==> flow/design.v <==
module audio_out(clk, clk_2, finish, direction, pause, hold, audio_data, audio_out);
input clk, clk_2, finish;
input direction, pause;
input [31:0] audio_data;
output reg [7:0] audio_out;
output reg hold;
reg [7:0] audio_select;
reg [3:0] state, next;
always @(posedge clk) begin    
state <= next; 
audio_out<=audio_select; end
always @(*) begin
	case (state)
	3'b000: begin audio_select = audio_out; hold=1;     
		if(!pause) next = 3'b001;
		else next = 3'b000;
		end
	3'b001: begin audio_select = audio_out; hold=1;    
		if(finish) next = 3'b010;
		else next = 3'b001;
		end
	3'b010: begin audio_select = audio_out; hold=1;   
		if(clk_2) next = 3'b011;
		else next = 3'b010;
		end
	3'b011: begin next = 3'b100; hold=1;          
		if(direction) audio_select = audio_data[15:8];
		else audio_select = audio_data[31:24];
		end
	3'b100: begin next = 3'b101; hold=1;     
		audio_select = audio_out; 
		end
	3'b101: begin audio_select = audio_out; hold=1;    
		if(clk_2) next = 3'b110;
		else next = 3'b101;
		end
 	3'b110: begin next = 3'b111; hold=1;    
		if(direction) audio_select = audio_data[31:24];	
		else audio_select = audio_data[15:8];
		end
	3'b111: begin next = 3'b000; hold=0;    
		audio_select = audio_out; 
		end
	default: begin next = 3'b000;
		audio_select = 8'b0; 
		hold=1;
		end
	endcase 
end
endmodule 
# == From RTL to reports: audio_out ==
# What the tools print for audio_out, step after step.
# Line numbers count from 1 in the design file above.
# Operators carry their Yosys type and port widths (W data, S select, Z words).
# Not given: n/a
# design
design,audio_out
clock,clk
library,sky130hd
pvt_corner,tt_025C_1v80

# == Word-level counts ==
# Source: Yosys, flattened and elaborated, memories not mapped. Widths are those after wreduce. Registers that Yosys merges into a memory's read port (data or address) are not register bits. Print and check cells do not count. Equal cells are merged and count once.
# bits
inputBits,37
reg_bits,11
# op_classes
n_reduce_logical,2
mux,9
equal,7
# op_table
cell,count
$pmux W8 S3,1
$pmux W3 S7,1
$mux W8,2
$eq A3 B3 Y1 const B,4
$eq A3 B2 Y1 const B,2
$reduce_or A6 Y1,1
$logic_not A4 Y1,1
$mux W2,2
$eq A3 B1 Y1 const B,1
$mux W1,3

# == Longest topological paths ==
# Depth = most cells in a row (Yosys ltp): at word level without a register or memory, in the mapped netlist without a sequential cell, where the memories' decode and read muxes count.
# logic_depth
depth_word,3
abc_area,0
ltp_mapped,5

# == Mapped cells and area ==
# Yosys stat after the flow's synthesis: flattened, memories mapped to cells. It holds for the ABC_AREA given above (unset counts as 0); a run with the other value may have another netlist.
# The area totals of this step are shown rounded.
# mapped
flip_flops,11
yosys_area_um2,723
seqArea_um2,300
mapped_cells,67
# by_type
cell,count,type_area_um2
sky130_fd_sc_hd__edfxtp_1,8,240.23
sky130_fd_sc_hd__mux2i_1,16,160.154
sky130_fd_sc_hd__o22a_1,8,70.067
sky130_fd_sc_hd__dfxtp_1,3,60.058
sky130_fd_sc_hd__nor2_1,10,37.536
sky130_fd_sc_hd__buf_6,3,33.782
sky130_fd_sc_hd__buf_12,1,20.019
sky130_fd_sc_hd__nand2b_1,3,18.768
sky130_fd_sc_hd__a21oi_1,3,15.014
sky130_fd_sc_hd__o21ai_0,3,15.014
sky130_fd_sc_hd__buf_2,2,10.01
sky130_fd_sc_hd__and3b_1,1,8.758
sky130_fd_sc_hd__o2111ai_1,1,8.758
sky130_fd_sc_hd__xnor2_1,1,8.758
sky130_fd_sc_hd__nand3_1,1,5.005
sky130_fd_sc_hd__clkbuf_1,1,3.754
sky130_fd_sc_hd__inv_1,1,3.754
sky130_fd_sc_hd__nand2_1,1,3.754

# == Path before layout ==
# Source: OpenSTA report_checks on the synthesized netlist (no wires, ideal clock, input and output delay 20% of the period each), path of least setup slack; recovery checks are left aside. Register names are those of the netlist, which keeps one name where synthesis merged equal registers.
# synth_timing
path_kind,reg2reg
startpoint,register state[0]
endpoint,register audio_out[0]
t_arrival_ns,1.183
period_ns,1.66
t_first_pin_ns,0.000
path_buffers,2
slack_ns,0.102
required_time_ns,1.285
stages,5
path_delay_ns,1.558
period_less_setup_slack_ns,1.558
# "path_delay_ns" is the arrival time less input delay plus setup time.
# "stages": output pins that drive a net of the path, with the launching flip-flop's if there is one; two outputs of one cell count as two.
# "period_less_setup_slack_ns" is the clock period less the worst setup slack; recovery checks do not enter. This is arithmetic on one report: input and output delays are still those of the set period (20% each).
# The rows between start and end are the longest chain of elaborated cells between them; the timing report does not say that the signal goes this way. Where chains are equally long, one stands for them.
# Each line given opens the expression or statement behind the cell; cells for indexed reads and writes are added by Yosys, which also makes memories of some case tables.
# The path ends at the enable pin of a flip-flop; only ways to that pin are counted.
# synth_via
cell_sequence,sky130_fd_sc_hd__dfxtp_1 sky130_fd_sc_hd__buf_2 sky130_fd_sc_hd__nand2b_1 sky130_fd_sc_hd__buf_2 sky130_fd_sc_hd__a21oi_1
elab_chain_len,2
# synth_rtl
element,line_no,source
from (assign),10,state <= next;
$eq A3 B3 Y1,13,case (state)
$reduce_or A6 Y1,n/a,
to (assign),11,audio_out<=audio_select; end
to (decl),5,output reg [7:0] audio_out;

# == Worst path after layout ==
# Path of least setup slack in the final report of run A (OpenROAD, finished layout, wires in). Where an end is a register, its clock arrival counts in the times.
# layout_timing
path_kind,reg2out
startpoint,register audio_out[2]
endpoint,output audio_out[2]
period_ns,1.21
t_first_pin_ns,0.26
slack_ns,0.03
stages,2
required_time_ns,0.97
t_arrival_ns,0.94
output_delay_ns,0.24
path_buffers,1
# layout_via
cell_sequence,sky130_fd_sc_hd__edfxtp_1 sky130_fd_sc_hd__dlygate4sd2_1
elab_chain_len,0
# layout_rtl
element,line_no,source
from (decl),5,output reg [7:0] audio_out;
from (assign),11,audio_out<=audio_select; end
to (decl),5,

# Top module audio_out; platform sky130hd; tools Yosys and OpenROAD; 2 stored runs in no particular order. Input and output delays are each 20% of the period that was set; the output load is 0.01 pF.
# "achieved_clock_period_ns" is the run's clock period less its worst setup slack. It is reckoned from that one timing run; input and output delays stay at 20% of the period that was set.
# "worst_setup_path_time_ns" means the part of the period allowed to the worst setup path (the constraints hold back 20% at inputs and 20% at outputs) less its slack; where the path has registers, the arrival times of their clocks count too.
# By "power.total_w" is meant OpenSTA's value without simulated activity: inputs other than the clock are taken to toggle once in ten clock periods, and the tool carries that through the logic.
# Results are given in rounded form.
# A setting shown as . is not set for that run.
run,period_ns,CORE_UTILIZATION,SETUP_SLACK_MARGIN,ABC_AREA,CTS_CLUSTER_SIZE,CTS_CLUSTER_DIAMETER,CAP_MARGIN,CORE_MARGIN,SLEW_MARGIN,PLACE_DENSITY,GPL_ROUTABILITY_DRIVEN,design.die.area_um2,final_setup_tns_ns,yosys_chip_area_um2,fin_ws_ns,worst_setup_path_time_ns,path_kind,achieved_clock_period_ns,layout_stdcell_area_um2,final_hold_ws_ns,post_route_util_pct,power.total_w
run A,1.21,34,-0.01,0,53,300,20,2,20,.,.,2510,0.000,723,0.029,0.94,reg2out,1.181,1130,0.598,57.1,0.00213
run B,2.31,18,-0.16,.,72,.,20,2,30,0.53,1,4540,0.000,723,0.536,1.31,reg2out,1.774,1070,0.543,27.1,0.000996
